==> flow/design.v <==
module pending_check(
	input		clk,
	input		reset,
	input		instr_is_load,
	input [4:0] decode_dest_sel_next,
	input [4:0]	decode_rs1_sel,
	input		decode_rs1_sel_valid,
	input [4:0]	decode_rs2_sel,
	input		decode_rs2_sel_valid,
	output reg	src1_is_pending,
	output reg	src2_is_pending,
	input [4:0]	dcache_ack_rd,  
	input		dcache_ack_valid
);
reg	[31:0]	rf_pending;
reg	[31:0]	rf_pending_shadow;
reg	[31:0]	rf_pending_shadow_next0;
reg	[31:0]	rf_pending_shadow_next1;
reg	[1:0]	rf_pending_ckeck_src1;
reg	[1:0]	rf_pending_ckeck_src2;
always@(*)begin
	if(dcache_ack_valid)
		begin
			case(dcache_ack_rd)
				5'd0:	rf_pending_shadow_next0	=	{rf_pending_shadow[31:1],1'b0};
				5'd1:	rf_pending_shadow_next0	=	{rf_pending_shadow[31:2],1'b0,rf_pending_shadow[0]};
				5'd2:	rf_pending_shadow_next0	=	{rf_pending_shadow[31:3],1'b0,rf_pending_shadow[1:0]};
				5'd3:	rf_pending_shadow_next0	=	{rf_pending_shadow[31:4],1'b0,rf_pending_shadow[2:0]};
				5'd4:	rf_pending_shadow_next0	=	{rf_pending_shadow[31:5],1'b0,rf_pending_shadow[3:0]};
				5'd5:	rf_pending_shadow_next0	=	{rf_pending_shadow[31:6],1'b0,rf_pending_shadow[4:0]};
				5'd6:	rf_pending_shadow_next0	=	{rf_pending_shadow[31:7],1'b0,rf_pending_shadow[5:0]};
				5'd7:	rf_pending_shadow_next0	=	{rf_pending_shadow[31:8],1'b0,rf_pending_shadow[6:0]};
				5'd8:	rf_pending_shadow_next0	=	{rf_pending_shadow[31:9],1'b0,rf_pending_shadow[7:0]};
				5'd9:	rf_pending_shadow_next0	=	{rf_pending_shadow[31:10],1'b0,rf_pending_shadow[8:0]};
				5'd10:	rf_pending_shadow_next0	=	{rf_pending_shadow[31:11],1'b0,rf_pending_shadow[9:0]};
				5'd11:	rf_pending_shadow_next0	=	{rf_pending_shadow[31:12],1'b0,rf_pending_shadow[10:0]};
				5'd12:	rf_pending_shadow_next0	=	{rf_pending_shadow[31:13],1'b0,rf_pending_shadow[11:0]};
				5'd13:	rf_pending_shadow_next0	=	{rf_pending_shadow[31:14],1'b0,rf_pending_shadow[12:0]};
				5'd14:	rf_pending_shadow_next0	=	{rf_pending_shadow[31:15],1'b0,rf_pending_shadow[13:0]};
				5'd15:	rf_pending_shadow_next0	=	{rf_pending_shadow[31:16],1'b0,rf_pending_shadow[14:0]};
				5'd16:	rf_pending_shadow_next0	=	{rf_pending_shadow[31:17],1'b0,rf_pending_shadow[15:0]};
				5'd17:	rf_pending_shadow_next0	=	{rf_pending_shadow[31:18],1'b0,rf_pending_shadow[16:0]};
				5'd18:	rf_pending_shadow_next0	=	{rf_pending_shadow[31:19],1'b0,rf_pending_shadow[17:0]};
				5'd19:	rf_pending_shadow_next0	=	{rf_pending_shadow[31:20],1'b0,rf_pending_shadow[18:0]};
				5'd20:  rf_pending_shadow_next0	=	{rf_pending_shadow[31:21],1'b0,rf_pending_shadow[19:0]};
				5'd21:  rf_pending_shadow_next0	=	{rf_pending_shadow[31:22],1'b0,rf_pending_shadow[20:0]};
				5'd22:  rf_pending_shadow_next0	=	{rf_pending_shadow[31:23],1'b0,rf_pending_shadow[21:0]};
				5'd23:  rf_pending_shadow_next0	=	{rf_pending_shadow[31:24],1'b0,rf_pending_shadow[22:0]};
				5'd24:  rf_pending_shadow_next0	=	{rf_pending_shadow[31:25],1'b0,rf_pending_shadow[23:0]};
				5'd25:  rf_pending_shadow_next0	=	{rf_pending_shadow[31:26],1'b0,rf_pending_shadow[24:0]};
				5'd26:  rf_pending_shadow_next0	=	{rf_pending_shadow[31:27],1'b0,rf_pending_shadow[25:0]};
				5'd27:  rf_pending_shadow_next0	=	{rf_pending_shadow[31:28],1'b0,rf_pending_shadow[26:0]};
				5'd28:  rf_pending_shadow_next0	=	{rf_pending_shadow[31:29],1'b0,rf_pending_shadow[27:0]};
				5'd29:  rf_pending_shadow_next0	=	{rf_pending_shadow[31:30],1'b0,rf_pending_shadow[28:0]};
				5'd30:  rf_pending_shadow_next0	=	{rf_pending_shadow[31],1'b0,rf_pending_shadow[29:0]};
				5'd31:	rf_pending_shadow_next0	=	{1'b0,rf_pending_shadow[30:0]};	
			endcase	
		end
	else
		begin
			rf_pending_shadow_next0	=	rf_pending_shadow;
		end
end
always@(*)begin
	if(instr_is_load)
		begin
			case(decode_dest_sel_next)
				5'd0:	rf_pending_shadow_next1	=	{rf_pending_shadow_next0[31:1],1'b1};
				5'd1:	rf_pending_shadow_next1	=	{rf_pending_shadow_next0[31:2],1'b1, rf_pending_shadow_next0[0]};
				5'd2:	rf_pending_shadow_next1	=	{rf_pending_shadow_next0[31:3],1'b1, rf_pending_shadow_next0[1:0]};
				5'd3:	rf_pending_shadow_next1	=	{rf_pending_shadow_next0[31:4],1'b1, rf_pending_shadow_next0[2:0]};
				5'd4:	rf_pending_shadow_next1	=	{rf_pending_shadow_next0[31:5],1'b1, rf_pending_shadow_next0[3:0]};
				5'd5:	rf_pending_shadow_next1	=	{rf_pending_shadow_next0[31:6],1'b1, rf_pending_shadow_next0[4:0]};
				5'd6:	rf_pending_shadow_next1	=	{rf_pending_shadow_next0[31:7],1'b1, rf_pending_shadow_next0[5:0]};
				5'd7:	rf_pending_shadow_next1	=	{rf_pending_shadow_next0[31:8],1'b1, rf_pending_shadow_next0[6:0]};
				5'd8:	rf_pending_shadow_next1	=	{rf_pending_shadow_next0[31:9],1'b1, rf_pending_shadow_next0[7:0]};
				5'd9:	rf_pending_shadow_next1	=	{rf_pending_shadow_next0[31:10],1'b1,rf_pending_shadow_next0[8:0]};
				5'd10:	rf_pending_shadow_next1	=	{rf_pending_shadow_next0[31:11],1'b1,rf_pending_shadow_next0[9:0]};
				5'd11:	rf_pending_shadow_next1	=	{rf_pending_shadow_next0[31:12],1'b1,rf_pending_shadow_next0[10:0]};
				5'd12:	rf_pending_shadow_next1	=	{rf_pending_shadow_next0[31:13],1'b1,rf_pending_shadow_next0[11:0]};
				5'd13:	rf_pending_shadow_next1	=	{rf_pending_shadow_next0[31:14],1'b1,rf_pending_shadow_next0[12:0]};
				5'd14:	rf_pending_shadow_next1	=	{rf_pending_shadow_next0[31:15],1'b1,rf_pending_shadow_next0[13:0]};
				5'd15:	rf_pending_shadow_next1	=	{rf_pending_shadow_next0[31:16],1'b1,rf_pending_shadow_next0[14:0]};
				5'd16:	rf_pending_shadow_next1	=	{rf_pending_shadow_next0[31:17],1'b1,rf_pending_shadow_next0[15:0]};
				5'd17:	rf_pending_shadow_next1	=	{rf_pending_shadow_next0[31:18],1'b1,rf_pending_shadow_next0[16:0]};
				5'd18:	rf_pending_shadow_next1	=	{rf_pending_shadow_next0[31:19],1'b1,rf_pending_shadow_next0[17:0]};
				5'd19:	rf_pending_shadow_next1	=	{rf_pending_shadow_next0[31:20],1'b1,rf_pending_shadow_next0[18:0]};
				5'd20:  rf_pending_shadow_next1	=	{rf_pending_shadow_next0[31:21],1'b1,rf_pending_shadow_next0[19:0]};
				5'd21:  rf_pending_shadow_next1	=	{rf_pending_shadow_next0[31:22],1'b1,rf_pending_shadow_next0[20:0]};
				5'd22:  rf_pending_shadow_next1	=	{rf_pending_shadow_next0[31:23],1'b1,rf_pending_shadow_next0[21:0]};
				5'd23:  rf_pending_shadow_next1	=	{rf_pending_shadow_next0[31:24],1'b1,rf_pending_shadow_next0[22:0]};
				5'd24:  rf_pending_shadow_next1	=	{rf_pending_shadow_next0[31:25],1'b1,rf_pending_shadow_next0[23:0]};
				5'd25:  rf_pending_shadow_next1	=	{rf_pending_shadow_next0[31:26],1'b1,rf_pending_shadow_next0[24:0]};
				5'd26:  rf_pending_shadow_next1	=	{rf_pending_shadow_next0[31:27],1'b1,rf_pending_shadow_next0[25:0]};
				5'd27:  rf_pending_shadow_next1	=	{rf_pending_shadow_next0[31:28],1'b1,rf_pending_shadow_next0[26:0]};
				5'd28:  rf_pending_shadow_next1	=	{rf_pending_shadow_next0[31:29],1'b1,rf_pending_shadow_next0[27:0]};
				5'd29:  rf_pending_shadow_next1	=	{rf_pending_shadow_next0[31:30],1'b1,rf_pending_shadow_next0[28:0]};
				5'd30:  rf_pending_shadow_next1	=	{rf_pending_shadow_next0[31],1'b1,rf_pending_shadow_next0[29:0]};
				5'd31:	rf_pending_shadow_next1	=	{1'b1,rf_pending_shadow_next0[30:0]};	
			endcase	
		end
	else
		begin
			rf_pending_shadow_next1	=	rf_pending_shadow_next0;
		end
end
always@(posedge clk)begin
	if(reset)
		begin
			rf_pending_shadow	<=	32'b0;
		end
	else
		begin
			rf_pending_shadow	<=	rf_pending_shadow_next1;
		end
end
always@(posedge clk)begin
	if(reset)
		begin
			rf_pending			<=	32'b0;
		end
	else
		begin
			rf_pending			<=	rf_pending_shadow;
		end
end
always@(*)begin
	case(decode_rs1_sel)
	5'd0:	rf_pending_ckeck_src1	=	 {rf_pending[0], rf_pending_shadow[0]};
	5'd1:	rf_pending_ckeck_src1	=	 {rf_pending[1], rf_pending_shadow[1]};
	5'd2:	rf_pending_ckeck_src1   =    {rf_pending[2], rf_pending_shadow[2]};
	5'd3:   rf_pending_ckeck_src1   =    {rf_pending[3], rf_pending_shadow[3]};
	5'd4:   rf_pending_ckeck_src1   =    {rf_pending[4], rf_pending_shadow[4]};
	5'd5:   rf_pending_ckeck_src1   =    {rf_pending[5], rf_pending_shadow[5]};
	5'd6:   rf_pending_ckeck_src1   =    {rf_pending[6], rf_pending_shadow[6]};
	5'd7:   rf_pending_ckeck_src1   =    {rf_pending[7], rf_pending_shadow[7]};
    5'd8:   rf_pending_ckeck_src1   =    {rf_pending[8], rf_pending_shadow[8]};
    5'd9:   rf_pending_ckeck_src1   =    {rf_pending[9], rf_pending_shadow[9]};
    5'd10:  rf_pending_ckeck_src1   =    {rf_pending[10],rf_pending_shadow[10]};
    5'd11:  rf_pending_ckeck_src1   =    {rf_pending[11],rf_pending_shadow[11]};
    5'd12:  rf_pending_ckeck_src1   =    {rf_pending[12],rf_pending_shadow[12]};
    5'd13:  rf_pending_ckeck_src1   =    {rf_pending[13],rf_pending_shadow[13]};
    5'd14:  rf_pending_ckeck_src1   =    {rf_pending[14],rf_pending_shadow[14]};
    5'd15:  rf_pending_ckeck_src1   =    {rf_pending[15],rf_pending_shadow[15]};
    5'd16:  rf_pending_ckeck_src1   =    {rf_pending[16],rf_pending_shadow[16]};
    5'd17:  rf_pending_ckeck_src1   =    {rf_pending[17],rf_pending_shadow[17]};
    5'd18:  rf_pending_ckeck_src1   =    {rf_pending[18],rf_pending_shadow[18]};
    5'd19:  rf_pending_ckeck_src1   =    {rf_pending[19],rf_pending_shadow[19]};
    5'd20:  rf_pending_ckeck_src1   =    {rf_pending[20],rf_pending_shadow[20]};
    5'd21:  rf_pending_ckeck_src1   =    {rf_pending[21],rf_pending_shadow[21]};
    5'd22:  rf_pending_ckeck_src1   =    {rf_pending[22],rf_pending_shadow[22]};
    5'd23:  rf_pending_ckeck_src1   =    {rf_pending[23],rf_pending_shadow[23]};
    5'd24:  rf_pending_ckeck_src1   =    {rf_pending[24],rf_pending_shadow[24]};
    5'd25:  rf_pending_ckeck_src1   =    {rf_pending[25],rf_pending_shadow[25]};
    5'd26:  rf_pending_ckeck_src1   =    {rf_pending[26],rf_pending_shadow[26]};
    5'd27:  rf_pending_ckeck_src1   =    {rf_pending[27],rf_pending_shadow[27]};
    5'd28:  rf_pending_ckeck_src1   =    {rf_pending[28],rf_pending_shadow[28]};
    5'd29:  rf_pending_ckeck_src1   =    {rf_pending[29],rf_pending_shadow[29]};
	5'd30:  rf_pending_ckeck_src1   =    {rf_pending[30],rf_pending_shadow[30]};
    5'd31:  rf_pending_ckeck_src1   =    {rf_pending[31],rf_pending_shadow[31]};
	endcase
end
always@(*)begin
	case(decode_rs2_sel)
	5'd0:	rf_pending_ckeck_src2	=	 {rf_pending[0], rf_pending_shadow[0]};
	5'd1:	rf_pending_ckeck_src2	=	 {rf_pending[1], rf_pending_shadow[1]};
	5'd2:	rf_pending_ckeck_src2   =    {rf_pending[2], rf_pending_shadow[2]};
	5'd3:   rf_pending_ckeck_src2   =    {rf_pending[3], rf_pending_shadow[3]};
	5'd4:   rf_pending_ckeck_src2   =    {rf_pending[4], rf_pending_shadow[4]};
	5'd5:   rf_pending_ckeck_src2   =    {rf_pending[5], rf_pending_shadow[5]};
	5'd6:   rf_pending_ckeck_src2   =    {rf_pending[6], rf_pending_shadow[6]};
	5'd7:   rf_pending_ckeck_src2   =    {rf_pending[7], rf_pending_shadow[7]};
    5'd8:   rf_pending_ckeck_src2   =    {rf_pending[8], rf_pending_shadow[8]};
    5'd9:   rf_pending_ckeck_src2   =    {rf_pending[9], rf_pending_shadow[9]};
    5'd10:  rf_pending_ckeck_src2   =    {rf_pending[10],rf_pending_shadow[10]};
    5'd11:  rf_pending_ckeck_src2   =    {rf_pending[11],rf_pending_shadow[11]};
    5'd12:  rf_pending_ckeck_src2   =    {rf_pending[12],rf_pending_shadow[12]};
    5'd13:  rf_pending_ckeck_src2   =    {rf_pending[13],rf_pending_shadow[13]};
    5'd14:  rf_pending_ckeck_src2   =    {rf_pending[14],rf_pending_shadow[14]};
    5'd15:  rf_pending_ckeck_src2   =    {rf_pending[15],rf_pending_shadow[15]};
    5'd16:  rf_pending_ckeck_src2   =    {rf_pending[16],rf_pending_shadow[16]};
    5'd17:  rf_pending_ckeck_src2   =    {rf_pending[17],rf_pending_shadow[17]};
    5'd18:  rf_pending_ckeck_src2   =    {rf_pending[18],rf_pending_shadow[18]};
    5'd19:  rf_pending_ckeck_src2   =    {rf_pending[19],rf_pending_shadow[19]};
    5'd20:  rf_pending_ckeck_src2   =    {rf_pending[20],rf_pending_shadow[20]};
    5'd21:  rf_pending_ckeck_src2   =    {rf_pending[21],rf_pending_shadow[21]};
    5'd22:  rf_pending_ckeck_src2   =    {rf_pending[22],rf_pending_shadow[22]};
    5'd23:  rf_pending_ckeck_src2   =    {rf_pending[23],rf_pending_shadow[23]};
    5'd24:  rf_pending_ckeck_src2   =    {rf_pending[24],rf_pending_shadow[24]};
    5'd25:  rf_pending_ckeck_src2   =    {rf_pending[25],rf_pending_shadow[25]};
    5'd26:  rf_pending_ckeck_src2   =    {rf_pending[26],rf_pending_shadow[26]};
    5'd27:  rf_pending_ckeck_src2   =    {rf_pending[27],rf_pending_shadow[27]};
    5'd28:  rf_pending_ckeck_src2   =    {rf_pending[28],rf_pending_shadow[28]};
    5'd29:  rf_pending_ckeck_src2   =    {rf_pending[29],rf_pending_shadow[29]};
	5'd30:  rf_pending_ckeck_src2   =    {rf_pending[30],rf_pending_shadow[30]};
    5'd31:  rf_pending_ckeck_src2   =    {rf_pending[31],rf_pending_shadow[31]};
	endcase
end
always@(*)begin
	if(decode_rs1_sel_valid)
		begin
			case(rf_pending_ckeck_src1)
			2'b00:	 src1_is_pending		= 1'b0;
			2'b01:	 src1_is_pending		= 1'b1;
			2'b10:	 src1_is_pending		= 1'b0;
			2'b11:	 src1_is_pending		= 1'b1;
			endcase
		end
	else
		begin
			src1_is_pending	= 1'b0;
		end
end
always@(*)begin
	if(decode_rs2_sel_valid)
		begin
			case(rf_pending_ckeck_src2)
			2'b00:	 src2_is_pending	= 1'b0;
			2'b01:	 src2_is_pending	= 1'b1;
			2'b10:	 src2_is_pending	= 1'b0;
			2'b11:	 src2_is_pending	= 1'b1;
			endcase
		end
	else
		begin
			src2_is_pending	= 1'b0;
		end
end
endmodule
## Step by step through the tools: pending_check

Tool output for the design above, in the order of the flow.
Lines are those of the file above, counted from 1.
Operators carry their Yosys type and port widths (W data, S select, Z words).
The mark -- stands for no value.

| inputs | value |
|---|---|
| design top | pending_check |
| clock | clk |
| standard-cell library | sky130hd |
| library corner | tt_025C_1v80 |

## Word-level counts

Source: Yosys, flattened and elaborated, memories not mapped. Widths are those after wreduce; folded enables and synchronous resets count as part of the registers. Registers that Yosys merges into a memory's read port (data or address) are not register bits. Print and check cells do not count. Equal cells are merged and count once.

| storage and ports | value |
|---|---|
| register bits after elaboration | 64 |
| bits of input ports | 26 |
| output and inout port bits | 2 |
| elaborated cells | 152 |

| operators by class | value |
|---|---|
| equality and inequality tests | 130 |
| muxes and demuxes | 10 |
| reductions and logical operators | 10 |

Operators with widths:

| cell | count |
|---|---|
| $pmux W32 S32 | 2 |
| $eq A5 B5 Y1 const B | 64 |
| $eq A5 B4 Y1 const B | 32 |
| $pmux W2 S32 | 2 |
| $eq A5 B3 Y1 const B | 16 |
| $mux W32 | 2 |
| $eq A5 B2 Y1 const B | 8 |
| $eq A5 B1 Y1 const B | 4 |
| $logic_not A5 Y1 | 4 |
| $eq A2 B2 Y1 const B | 4 |
| $reduce_or A2 Y1 | 4 |
| $eq A2 B1 Y1 const B | 2 |
| $logic_not A2 Y1 | 2 |
| $pmux W1 S2 | 2 |
| $mux W1 | 2 |

## Logic depth

Depth = most cells in a row (Yosys ltp): at word level without a register or memory, in the mapped netlist without a sequential cell, where the memories' decode and read muxes count.

| depth | value |
|---|---|
| depth after elaboration | 6 |
| ABC_AREA | 0 |
| mapped depth | 7 |
| depth with buffers taken out | 5 |

## Synthesis result

Yosys stat after the flow's synthesis: flattened, memories mapped to cells. It holds for the ABC_AREA given above (unset counts as 0); a run with the other value may have another netlist.
Totals and module areas in this step are rounded.

| mapped netlist | value |
|---|---|
| cells in the netlist | 287 |
| cell area after synthesis | 2127 um^2 |
| sequential part of the area | 640.6 um^2 |
| flip-flops | 32 |
| buffer cells | 17 |

Cell types:

| type | count | total area (um^2) |
|---|---|---|
| sky130_fd_sc_hd__dfxtp_1 | 32 | 640.614 |
| sky130_fd_sc_hd__o21ai_0 | 36 | 180.173 |
| sky130_fd_sc_hd__nand2_1 | 42 | 157.651 |
| sky130_fd_sc_hd__a21oi_1 | 31 | 155.149 |
| sky130_fd_sc_hd__mux2i_1 | 10 | 100.096 |
| sky130_fd_sc_hd__nand2b_1 | 13 | 81.328 |
| sky130_fd_sc_hd__nor2b_1 | 10 | 62.56 |
| sky130_fd_sc_hd__nor2_1 | 15 | 56.304 |
| sky130_fd_sc_hd__nand3_1 | 10 | 50.048 |
| sky130_fd_sc_hd__a22oi_1 | 6 | 45.043 |
| sky130_fd_sc_hd__a31oi_1 | 6 | 37.536 |
| sky130_fd_sc_hd__nor3b_1 | 5 | 37.536 |
| sky130_fd_sc_hd__buf_6 | 3 | 33.782 |
| sky130_fd_sc_hd__a311oi_1 | 3 | 26.275 |
| sky130_fd_sc_hd__nor4_1 | 4 | 25.024 |
| sky130_fd_sc_hd__buf_4 | 3 | 22.522 |
| sky130_fd_sc_hd__clkbuf_1 | 6 | 22.522 |
| sky130_fd_sc_hd__mux4_2 | 1 | 22.522 |

Other cell types: 32; their cells: 51.

## Worst setup path after synthesis

Source: OpenSTA report_checks on the synthesized netlist (no wires, ideal clock, input and output delay 20% of the period each), path of least setup slack; recovery checks are left aside. Register names are those of the netlist, which keeps one name where synthesis merged equal registers.

| path after synthesis | value |
|---|---|
| path kind | in2out |
| start | input decode_rs2_sel[3] |
| end | output src2_is_pending |
| period | 3610 ps |
| input delay | 722 ps |
| external output delay | 722 ps |
| time at the first pin | 722 ps |
| arrival time | 1872 ps |
| slack | 1016 ps |
| path delay | 1150 ps |
| stages | 6 |
| buffers on the path | 1 |
| synthesis period reached | 2594 ps |

"path delay" is the arrival time less input delay plus setup time.
At an output port there is no setup time.
"stages": output pins that drive a net of the path, with the launching flip-flop's if there is one; two outputs of one cell count as two.
"synthesis period reached" = period - worst setup slack (recovery checks aside). The figure is calculated, with input and output delays left at 20% of the set period.
The rows between start and end are the longest chain of elaborated cells between them; the timing report does not say that the signal goes this way. Where chains are equally long, one stands for them.
Each line given opens the expression or statement behind the cell; cells for indexed reads and writes are added by Yosys, which also makes memories of some case tables.

| on the way, after synthesis | value |
|---|---|
| cells stage by stage | sky130_fd_sc_hd__buf_4 sky130_fd_sc_hd__inv_2 sky130_fd_sc_hd__or3_1 sky130_fd_sc_hd__a31oi_1 sky130_fd_sc_hd__a311oi_1 sky130_fd_sc_hd__a311oi_1 |
| length of the longest elaborated chain | 6 |

RTL lines, path after synthesis:

| what | line | source |
|---|---|---|
| start, declared | 8 | `input [4:0] decode_rs2_sel,` |
| $eq A5 B5 Y1 | 164 | `case(decode_rs2_sel)` |
| $pmux W2 S32 | 164 |  |
| $eq A2 B2 Y1 | 217 | `case(rf_pending_ckeck_src2)` |
| $reduce_or A2 Y1 | -- |  |
| $pmux W1 S2 | 217 |  |
| $mux W1 | 215 | `if(decode_rs2_sel_valid)` |
| end, declared | 11 | `output reg src2_is_pending,` |

## Worst path after layout

From the final timing report of stored run 1: the path of least setup slack in the routed layout; clock arrival at registers is part of the times.
The report prints the path's times to 10 ps; the period is as set.

| path post-layout | value |
|---|---|
| path kind | in2out |
| start | input decode_rs2_sel[0] |
| end | output src2_is_pending |
| period | 2620 ps |
| input delay | 520 ps |
| external output delay | 520 ps |
| time at the first pin | 520 ps |
| arrival time | 1850 ps |
| slack | 240 ps |
| stages | 8 |
| buffers on the path | 3 |

The rows between start and end are the longest chain of elaborated cells between them; the timing report does not say that the signal goes this way. Where chains are equally long, one stands for them.

| on the way, post-layout | value |
|---|---|
| cells stage by stage | sky130_fd_sc_hd__buf_6 sky130_fd_sc_hd__buf_6 sky130_fd_sc_hd__and2b_1 sky130_fd_sc_hd__a22oi_1 sky130_fd_sc_hd__nor3b_1 sky130_fd_sc_hd__nor4_1 sky130_fd_sc_hd__a311oi_2 sky130_fd_sc_hd__buf_2 |
| length of the longest elaborated chain | 6 |

RTL lines, path post-layout:

| what | line | source |
|---|---|---|
| start, declared | 8 | `input [4:0] decode_rs2_sel,` |
| $eq A5 B5 Y1 | 164 | `case(decode_rs2_sel)` |
| $pmux W2 S32 | 164 |  |
| $eq A2 B2 Y1 | 217 | `case(rf_pending_ckeck_src2)` |
| $reduce_or A2 Y1 | -- |  |
| $pmux W1 S2 | 217 |  |
| $mux W1 | 215 | `if(decode_rs2_sel_valid)` |
| end, declared | 11 | `output reg src2_is_pending,` |

--- measured runs ---
2 stored runs of pending_check in the flow (synthesis by Yosys, layout by OpenROAD, sky130hd cells), in arbitrary order. Constraints: input delay and output delay 20% of the set period each, output load 0.01 pF.
By "time on the worst setup path" is meant the share of the clock period that the worst setup path is allowed (20% is reserved at inputs, 20% at outputs), minus its slack. Clock arrival times at its registers enter into it.
"total power of the final layout" is the tool's figure for a default switching activity; nothing was simulated.
"time on the worst setup path" is given in steps of 10 ps.
The measured numbers are rounded.

## Stored run 1

==> flow/run.sh <==
#!/bin/bash
# the make line also repeats the synthesis and layout settings of config.mk as NAME=value (left out here)
make -C /OpenROAD-flow-scripts/flow DESIGN_CONFIG=/design/flow/config.mk WORK_HOME=/design/flow/orfs CLKGATE_MAP_FILE= finish
==> flow/config.mk <==
export PLATFORM = sky130hd
export DESIGN_NAME = pending_check
export DESIGN_NICKNAME = pending_check
export VERILOG_FILES = /design/flow/design.v
export SDC_FILE = /design/flow/constraint.sdc
export NUM_CORES = 4
export LEC_CHECK = 0
export CAP_MARGIN = 30
export CORE_MARGIN = 2
export CORE_UTILIZATION = 17
export CTS_CLUSTER_SIZE = 32
export GPL_ROUTABILITY_DRIVEN = 0
export GPL_TIMING_DRIVEN = 1
export MIN_ROUTING_LAYER = met1
export PLACE_DENSITY_LB_ADDON = 0.29
export SETUP_SLACK_MARGIN = 0.52
export SLEW_MARGIN = 30
==> flow/constraint.sdc <==
create_clock -name core_clock -period 2.62 [get_ports {clk}]
set_input_delay 0.5240 -clock core_clock [delete_from_list [all_inputs] [get_ports {clk}]]
set_output_delay 0.5240 -clock core_clock [all_outputs]
set_load 0.01 [all_outputs]

| result of stored run 1 | value |
|---|---|
| time on the worst setup path | 1330 ps |
| critical path type | in2out |
| synthesis area | 2127 um^2 |
| total power of the final layout | 0.001399 W |
| smallest setup slack | 243 ps |
| die outline area | 13420 um^2 |
| standard-cell area of the final layout | 3119 um^2 |
| setup total negative slack | 0 ps |
| worst hold slack | 512 ps |

## Stored run 2

==> flow/run.sh <==
#!/bin/bash
# the make line also repeats the synthesis and layout settings of config.mk as NAME=value (left out here)
make -C /OpenROAD-flow-scripts/flow DESIGN_CONFIG=/design/flow/config.mk WORK_HOME=/design/flow/orfs CLKGATE_MAP_FILE= finish
==> flow/config.mk <==
export PLATFORM = sky130hd
export DESIGN_NAME = pending_check
export DESIGN_NICKNAME = pending_check
export VERILOG_FILES = /design/flow/design.v
export SDC_FILE = /design/flow/constraint.sdc
export NUM_CORES = 4
export LEC_CHECK = 0
export CAP_MARGIN = 20
export CORE_MARGIN = 2
export CORE_UTILIZATION = 39
export PLACE_DENSITY_LB_ADDON = 0.15
export SLEW_MARGIN = 15
export TNS_END_PERCENT = 30
==> flow/constraint.sdc <==
create_clock -name core_clock -period 2.8 [get_ports {clk}]
set_input_delay 0.5600 -clock core_clock [delete_from_list [all_inputs] [get_ports {clk}]]
set_output_delay 0.5600 -clock core_clock [all_outputs]
set_load 0.01 [all_outputs]

| result of stored run 2 | value |
|---|---|
| standard-cell area of the final layout | 2726 um^2 |
| smallest setup slack | 54 ps |
| synthesis area | 2127 um^2 |
| total power of the final layout | 0.000995 W |
| time on the worst setup path | 1630 ps |
| critical path type | in2out |
| setup total negative slack | 0 ps |
| worst hold slack | 499 ps |
| die outline area | 6061 um^2 |
--- end ---
